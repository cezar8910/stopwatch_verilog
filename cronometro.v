==> flow/design.v <==
module contador_inicial (
    input clock, reset, contar, pausar, parar,
    output reg[3:0] num_saida_display, num_saida_contador 
);
    reg[2:0] estado_atual;
    reg[3:0] num_conta;
    integer count;
    parameter RESET = 3'd0, CONTAR = 3'd1, PAUSAR = 3'd2, PARAR = 3'd3, delay_ms = 5000000;
    initial begin
        estado_atual <= RESET;  
    end
    always@(posedge clock or posedge reset) begin
        if(reset)begin
            estado_atual <= RESET;
        end
        else begin
            case (estado_atual)
                RESET: begin
                    if(pausar) estado_atual <= PAUSAR;
                    else if(contar) estado_atual <= CONTAR;
                end
                PARAR: begin
                    if(reset) estado_atual <= RESET;
                    else if(contar) estado_atual <= CONTAR;
                end
                PAUSAR: begin
                    if(reset) estado_atual <= RESET;
                    else if(contar) estado_atual <= CONTAR;
                    else if(parar) estado_atual <= PARAR;
                end
                CONTAR: begin
                    if(reset) estado_atual <= RESET;
                    else if(parar) estado_atual <= PARAR;
                    else if(pausar) estado_atual <= PAUSAR;
                end
            endcase
        end
	end
    always @(posedge clock) begin
        case (estado_atual)
            RESET: begin
                num_conta = 4'd0;
                num_saida_display <= 4'd0;
                num_saida_contador <= 4'd0;
                count = 0;
            end
            PARAR: begin
                num_saida_display <= num_conta;
                num_saida_contador <= num_conta;
            end
            PAUSAR: begin
                count = count + 1;
                if (count > delay_ms) begin
                    count <= 0;
                    num_conta = num_conta + 1;
                end
                if (num_conta == 4'd10) begin
                    num_conta = 4'd0;
                end
                num_saida_contador <= num_conta;
            end
            CONTAR: begin
                count = count + 1;
                if (count > delay_ms) begin
                    count <= 0;
                    num_conta = num_conta + 1;
                end
                if (num_conta == 4'd10) begin
                    num_conta = 4'd0;
                end
                num_saida_display = num_conta;
                num_saida_contador = num_conta;
            end
        endcase
    end
endmodule
module contador_segundos (
    input clock, reset, contar, pausar, parar,
    input wire[3:0] num_contador_anterior,
    output reg[3:0] num_saida_display, num_saida_contador
);
    reg[3:0] num_contador_anterior_aux;
    reg[2:0] estado_atual;
    reg[3:0] num_conta;
    parameter RESET = 3'd0, CONTAR = 3'd1, PAUSAR = 3'd2, PARAR = 3'd3;
    initial begin
        estado_atual <= RESET;
    end
    always@(posedge clock or posedge reset) begin
        if(reset)begin
            estado_atual <= RESET;
        end
        else begin
            case (estado_atual)
                RESET: begin
                    if(pausar) estado_atual <= PAUSAR;
                    else if(contar) estado_atual <= CONTAR;
                end
                PARAR: begin
                    if(reset) estado_atual <= RESET;
                    else if(contar) estado_atual <= CONTAR;
                end
                PAUSAR: begin
                    if(reset) estado_atual <= RESET;
                    else if(contar) estado_atual <= CONTAR;
                    else if(parar) estado_atual <= PARAR;
                end
                CONTAR: begin
                    if(reset) estado_atual <= RESET;
                    else if(parar) estado_atual <= PARAR;
                    else if(pausar) estado_atual <= PAUSAR;
                end
            endcase
        end
	end
    always @(posedge clock) begin
        case (estado_atual)
            RESET: begin
                num_conta = 4'd0;
                num_saida_display<= 4'd0;
                num_saida_contador <= 4'd0;
            end
            PARAR: begin
                num_saida_display <= num_conta;
                num_saida_contador <= num_conta;
            end
            PAUSAR: begin
                if ((num_contador_anterior == 4'd0) && (num_contador_anterior_aux == 4'd9)) begin
                    num_conta = num_conta + 1;
                end
                if (num_conta == 4'd10) begin
                    num_conta = 4'd0;
                end
                num_saida_contador <= num_conta;
            end
            CONTAR: begin
                if ((num_contador_anterior == 4'd0) && (num_contador_anterior_aux == 4'd9)) begin
                    num_conta = num_conta + 1;
                end
                if (num_conta == 4'd10) begin
                    num_conta = 4'd0;
                end
                num_saida_display = num_conta;
                num_saida_contador <= num_conta;
            end
        endcase
        num_contador_anterior_aux = num_contador_anterior;
    end
endmodule
module cronometro (
    input clock, resetI, contarI, pausarI, pararI,
    output reg[6:0] display_mss, display_uss, display_dss, display_css
);
    wire resetC, contarC, pausarC, pararC;
    wire [3:0] num_saida_ms_display, num_saida_us_display, num_saida_ds_display, num_saida_cs_display;
    wire [3:0] num_saida_ms_contador, num_saida_us_contador, num_saida_ds_contador, num_saida_cs_contador;
    wire [6:0] display_ms, display_us, display_ds, display_cs;
    receber_input entradas(
        .clock(clock),
        .resetI(resetI),
        .contarI(contarI),
        .pausarI(pausarI),
        .pararI(pararI),
		  .num_ms(num_saida_ms_contador),
		  .num_us(num_saida_us_contador),
		  .num_ds(num_saida_ds_contador),
		  .num_cs(num_saida_cs_contador),
        .resetC(resetC),
        .contarC(contarC),
        .pausarC(pausarC),
        .pararC(pararC)
    );
    contador_inicial contador_ms(
        .clock(clock),
        .reset(resetC),
        .contar(contarC),
        .pausar(pausarC),
        .parar(pararC),
        .num_saida_display(num_saida_ms_display),
        .num_saida_contador(num_saida_ms_contador)
    );
    contador_segundos contador_us(
        .clock(clock),
        .reset(resetC),
        .contar(contarC),
        .pausar(pausarC),
        .parar(pararC),
        .num_contador_anterior (num_saida_ms_contador),
        .num_saida_display(num_saida_us_display),
        .num_saida_contador(num_saida_us_contador)
    );
    contador_segundos contador_ds(
        .clock(clock),
        .reset(resetC),
        .contar(contarC),
        .pausar(pausarC),
        .parar(pararC),
        .num_contador_anterior (num_saida_us_contador),
        .num_saida_display(num_saida_ds_display),
        .num_saida_contador(num_saida_ds_contador)
    );
    contador_segundos contador_cs(
        .clock(clock),
        .reset(resetC),
        .contar(contarC),
        .pausar(pausarC),
        .parar(pararC),
        .num_contador_anterior (num_saida_ds_contador),
        .num_saida_display(num_saida_cs_display),
        .num_saida_contador(num_saida_cs_contador)
    );
    display display0(
        .digito (num_saida_ms_display),
        .segmentos (display_ms)
    );
    display display1(
        .digito (num_saida_us_display),
        .segmentos (display_us)
    );
    display display2(
        .digito (num_saida_ds_display),
        .segmentos (display_ds)
    );
    display display3(
        .digito (num_saida_cs_display),
        .segmentos (display_cs)
    );
    always @(posedge clock) begin
        display_mss <= display_ms;
        display_uss <= display_us;
        display_dss <= display_ds;
        display_css <= display_cs;
    end
endmodule
module display(
    input [3:0] digito,  
    output reg [6:0] segmentos  
);
always @(*) begin
 case(digito)
    4'b0000: segmentos = 7'b1000000;  
    4'b0001: segmentos = 7'b1111001;  
    4'b0010: segmentos = 7'b0100100;  
    4'b0011: segmentos = 7'b0110000;  
    4'b0100: segmentos = 7'b0011001;  
    4'b0101: segmentos = 7'b0010010;  
    4'b0110: segmentos = 7'b0000010;  
    4'b0111: segmentos = 7'b1111000;  
    4'b1000: segmentos = 7'b0000000;  
    4'b1001: segmentos = 7'b0010000;  
    default: segmentos = 7'b1000000;  
endcase
end
endmodule
module receber_input(
    input clock, resetI, contarI, pausarI, pararI,
	 input wire[3:0] num_ms, num_us, num_ds, num_cs,
    output reg resetC, contarC, pausarC, pararC
);
    reg resetA, contarA, pausarA, pararA;
    reg apertou;
    initial begin
        apertou <= 1;
        resetA <= 0;
        contarA <= 0;
        pausarA <= 0;
        pararA <= 0;
    end
    always @(posedge clock) begin
        if (~resetI && contarI && pausarI && pararI && apertou) begin
            resetA <= 1;
            apertou <= 0;
        end else if (~contarI && resetI && pausarI && pararI && apertou) begin
            contarA <= 1;
            apertou <= 0;
        end else if (~pausarI && resetI && contarI && pararI && apertou) begin
            pausarA <= 1;
            apertou <= 0;
        end else if (~pararI && resetI && contarI && pausarI && apertou) begin
            pararA <= 1;
            apertou <= 0;
        end else if(num_ms == 4'd9 && num_us == 4'd9 && num_ds == 4'd9 && num_cs == 4'd9) begin
				resetC <= 1;
            contarC <= 0;
            pausarC <= 0;
            pararC <= 0;
		  end else apertou <= 1;
        if (resetI && resetA) begin
            resetC <= 1;
            contarC <= 0;
            pausarC <= 0;
            pararC <= 0;
            resetA <= 0;
        end else if (contarI && contarA) begin
            resetC <= 0;
            contarC <= 1;
            pausarC <= 0;
            pararC <= 0;
            contarA <= 0;
        end else if (pausarI && pausarA) begin
            resetC <= 0;
            contarC <= 0;
            pausarC <= 1;
            pararC <= 0;
            pausarA <= 0;
        end else if (pararI && pararA) begin
            resetC <= 0;
            contarC <= 0;
            pausarC <= 0;
            pararC <= 1;
            pararA <= 0;
        end
        end
endmodule
**Step by step through the tools: cronometro**

What the tools print for cronometro, step after step.
Lines are those of the file above, counted from 1.
Operators carry their Yosys type and port widths (W data, S select, Z words).
Library cell names are shortened.
Not given: -

- Top: cronometro
- Clock: clock
- Cell library: sky130hd
- Timing corner: tt_025C_1v80

**Word-level counts**

Source: Yosys, flattened and elaborated, memories not mapped. Widths are those after wreduce. Registers that Yosys merges into a memory's read port (data or address) are not register bits. Print and check cells do not count. Equal cells are merged and count once.
Memory sizes are those after Yosys's memory passes, which may raise the word count (mostly to a power of two), join words into wider ones and drop unused or constant bits.

- Register bits: 113
- Bits in read-only memories: 448
- Clocked read ports x word width: 28
- Memories: 4
- Bits of input ports: 5
- Output and inout bits: 28
- Elaborated cells: 241

- $add $sub $neg: 5
- Order comparisons: 1
- Equal/unequal tests: 47
- Mux-type cells: 92
- Bitwise logic cells: 4
- Reductions and logical operators: 59

Memory list:

| name | depth | bits a word | read ports | write ports | line | RTL |
|---|---|---|---|---|---|---|
| (no name shown) | 16 | 7 | 1 | 0 | 240 | `case(digito)` |
| (no name shown) | 16 | 7 | 1 | 0 | 240 |  |
| (no name shown) | 16 | 7 | 1 | 0 | 240 |  |
| (no name shown) | 16 | 7 | 1 | 0 | 240 |  |

Operators with widths:

| operator | number |
|---|---|
| $pmux W4 S3 | 8 |
| $mux W4 | 20 |
| $pmux W32 S2 | 1 |
| $pmux W4 S4 | 4 |
| $eq A4 B4 Y1 const B | 15 |
| $mux W3 | 18 |
| $ne A4 B4 Y1 const B | 12 |
| $pmux W3 S4 | 4 |
| $mux W1 | 36 |
| $add A32 B2 Y32 const B | 1 |
| $gt A32 B24 Y1 const B | 1 |
| $mux W32 | 1 |
| $reduce_bool A3 Y1 | 9 |
| $logic_and A1 B1 Y1 | 26 |
| $eq A3 B2 Y1 const B | 8 |
| $reduce_bool A4 Y1 | 5 |
| $add A4 B1 Y4 const B | 4 |
| $reduce_and A5 Y1 | 3 |
| $eq A3 B1 Y1 const B | 4 |
| $ne A3 B3 Y1 const B | 4 |
| $logic_not A3 Y1 | 4 |
| $reduce_and A3 Y1 | 4 |
| $logic_not A4 Y1 | 3 |
| $ne A2 B2 Y1 const B | 4 |
| $not A1 Y1 | 4 |
| $reduce_or A2 Y1 | 2 |
| $reduce_or A4 Y1 | 1 |
| $reduce_or A3 Y1 | 1 |
| $reduce_bool A2 Y1 | 1 |

**Logic depth**

Longest topological path by Yosys (ltp), each cell counted once; first at word level (registers and memories cut), then after technology mapping (sequential cells cut; the memories' decode and read muxes count).

- Depth in word-level cells: 13
- ABC_AREA: 0
- Mapped depth: 13
- Mapped depth without buffers: 10

**After synthesis**

The flow's flattened synthesis, as Yosys stat reports it; memories are mapped. The netlist is that of the ABC_AREA named above (0 if unset); the other value can give another one.

- Standard cells after synthesis: 872
- Mapped area: 0.0080365 mm²
- Area of sequential cells: 0.0036835 mm²
- Mapped flip-flops: 141
- Buffers: 63

Cell types:

| cell type | number | area in all (µm²) |
|---|---|---|
| edfxtp_1 | 80 | 2.4E+03 |
| dfxtp_1 | 49 | 980.941 |
| nor2_1 | 126 | 472.954 |
| ha_1 | 25 | 312.8 |
| nand2_1 | 82 | 307.795 |
| dfrtp_1 | 12 | 300.288 |
| a21oi_1 | 56 | 280.269 |
| xnor2_1 | 30 | 262.752 |
| xor2_1 | 26 | 227.718 |
| o21ai_0 | 36 | 180.173 |
| clkbuf_1 | 46 | 172.666 |
| inv_1 | 34 | 127.622 |
| nand2b_1 | 20 | 125.12 |
| nand3_1 | 23 | 115.11 |
| mux2i_1 | 9 | 90.086 |
| nor3_1 | 15 | 75.072 |
| nor4_1 | 12 | 75.072 |
| nor4_4 | 3 | 63.811 |

Not listed: further types 63, cells in them 188.
The figures by module come from a second, unflattened synthesis with its own total; it is not the netlist above.

- Cells (unflattened synthesis): 861
- Area (unflattened synthesis): 0.0085307 mm²

Rows give one instance, submodules left out.

By module:

| module | times used | cells | area (mm²) | seq. area (mm²) |
|---|---|---|---|---|
| contador_segundos | 3 | 110 | 0.0011248 | 0.0005155 |
| contador_inicial | 1 | 352 | 0.003352 | 0.0013963 |
| display | 4 | 24 | 0.0001839 | 0 |
| cronometro | 1 | 28 | 0.0005605 | 0.0005605 |
| receber_input | 1 | 55 | 0.000508 | 0.0001802 |

**Timing after synthesis**

Source: OpenSTA report_checks on the synthesized netlist (no wires, ideal clock, input and output delay 20% of the period each), path of least setup slack; recovery checks are left aside. Register names are those of the netlist, which keeps one name where synthesis merged equal registers.

- Path type: reg2reg
- From: register contador_ms.count[0]
- To: register contador_ms.num_saida_contador[0]
- Clock period: 4.47 ns
- Setup time: 0.255 ns
- Time at the first pin: 0.000 ns
- Arrival: 2.753 ns
- Data required time: 4.215 ns
- Path slack: 1.462 ns
- Path delay: 3.008 ns
- Stages on the path: 13
- Path buffers: 2
- Synthesis period reached: 3.008 ns

"path delay" = arrival - input delay + setup time.
"stages on the path": output pins that drive a net of the path, with the launching flip-flop's if there is one; two outputs of one cell count as two.
"synthesis period reached" is the clock period less the worst setup slack; recovery checks do not enter. This is arithmetic on one report: input and output delays are still those of the set period (20% each).
Between the ends stands the longest chain of elaborated cells between them, by number of cells; it is not shown to be the way that was timed. Of several equally long chains one is given.
Each line given opens the expression or statement behind the cell; cells for indexed reads and writes are added by Yosys, which also makes memories of some case tables.
At most two assigning lines are given for a register; there are more.

- Cell sequence: edfxtp_1 ha_1 buf_2 nand4_1 nor3_1 nand3_2 a2111oi_2 o21ba_2 nor4_4 a21oi_2 buf_4 a21oi_1 and3b_1
- Cells in the longest elaborated chain: 7
- Elaborated cells between the ends (all ways): 10
- Those cells by class: add/sub (1); compare (1); eq/ne (2); mux (6)

RTL lines, path post-synthesis:

| item | line | RTL |
|---|---|---|
| from (decl) | 7 | `integer count;` |
| from (assign) | 52 | `count = count + 1;` |
| from (assign) | 63 | `count = count + 1;` |
| $add A32 B2 Y32 | 63 |  |
| $gt A32 B24 Y1 | 64 | `if (count > delay_ms) begin` |
| $mux W4 | 64 |  |
| $mux W4 | 40 | `case (estado_atual)` |
| $eq A4 B4 Y1 | 68 | `if (num_conta == 4'd10) begin` |
| $mux W4 | 68 |  |
| $pmux W4 S4 | 40 |  |
| to (assign) | 49 | `num_saida_contador <= num_conta;` |
| to (assign) | 60 | `num_saida_contador <= num_conta;` |
| to (decl) | 3 | `output reg[3:0] num_saida_display, num_saida_contador` |

**Worst path after layout**

From the final timing report of flow run A: the path of least setup slack in the routed layout; clock arrival at registers is part of the times.

- Path type: reg2reg
- From: register contador_ms.count[17]
- To: register contador_ms.num_saida_contador[2]
- Clock period: 4.11 ns
- Setup time: 0.25 ns
- Time at the first pin: 0.43 ns
- Arrival: 3.24 ns
- Data required time: 4.29 ns
- Path slack: 1.05 ns
- Stages on the path: 13
- Path buffers: 3

Between the ends stands the longest chain of elaborated cells between them, by number of cells; it is not shown to be the way that was timed. Of several equally long chains one is given.
At most two assigning lines are given for a register; there are more.

- Cell sequence: edfxtp_1 nand4_2 nor4_4 buf_4 nand3_4 mux2_2 o32a_1 nor4_4 buf_6 a21oi_4 buf_4 nand3_2 mux2i_1
- Cells in the longest elaborated chain: 7
- Elaborated cells between the ends (all ways): 10
- Those cells by class: add/sub (1); compare (1); eq/ne (2); mux (6)

RTL lines, path post-layout:

| item | line | RTL |
|---|---|---|
| from (decl) | 7 | `integer count;` |
| from (assign) | 52 | `count = count + 1;` |
| from (assign) | 63 | `count = count + 1;` |
| $add A32 B2 Y32 | 63 |  |
| $gt A32 B24 Y1 | 64 | `if (count > delay_ms) begin` |
| $mux W4 | 64 |  |
| $mux W4 | 40 | `case (estado_atual)` |
| $eq A4 B4 Y1 | 68 | `if (num_conta == 4'd10) begin` |
| $mux W4 | 68 |  |
| $pmux W4 S4 | 40 |  |
| to (assign) | 49 | `num_saida_contador <= num_conta;` |
| to (assign) | 60 | `num_saida_contador <= num_conta;` |
| to (decl) | 3 | `output reg[3:0] num_saida_display, num_saida_contador` |

Add stored flow runs of cronometro

Measured data: module cronometro, platform sky130hd, 2 stored runs of the flow under differing settings, order arbitrary. Input and output delays are each 20% of the period that was set; the output load is 0.01 pF.
"reached clock period" is the run's clock period less its worst setup slack. It is reckoned from that one timing run; input and output delays stay at 20% of the period that was set.
"worst setup path time": the worst setup path's part of the clock period (all of it between registers, 20% less for each end at a port) less its slack. A launch clock that arrives late makes it longer, a capture clock that arrives late makes it shorter.
"power" is the tool's figure for a default switching activity; nothing was simulated.
A setting shown as - is not set for that run.

| item | flow run A | flow run B |
|---|---|---|
| period_ns | 4.11 | 3.64 |
| CORE_UTILIZATION | 25 | 21 |
| SETUP_SLACK_MARGIN | 1.18 | - |
| PLACE_DENSITY | 0.35 | - |
| CELL_PAD_IN_SITES_GLOBAL_PLACEMENT | 1 | - |
| CELL_PAD_IN_SITES_DETAIL_PLACEMENT | 0 | - |
| TNS_END_PERCENT | 95 | - |
| CAP_MARGIN | 10 | 20 |
| CORE_MARGIN | 2 | 2 |
| SLEW_MARGIN | 20 | 20 |
| netlist area reported by Yosys (mm²) | 0.0080365 | 0.0080365 |
| total die area (mm²) | 0.0335952 | 0.0398501 |
| std-cell area (final layout) (mm²) | 0.0098932 | 0.0093565 |
| final utilization (%) | 31.3 | 24.8 |
| setup slack of the worst path (ns) | 1.053 | 0.338 |
| total negative slack on setup checks (ns) | 0.000 | 0.000 |
| worst hold slack in the final report (ns) | 0.375 | 0.368 |
| power (mW) | 7.306 | 7.548 |
| reached clock period (ns) | 3.057 | 3.302 |
| worst setup path time (ns) | 3.06 | 3.30 |
| critical path type | reg2reg | reg2reg |
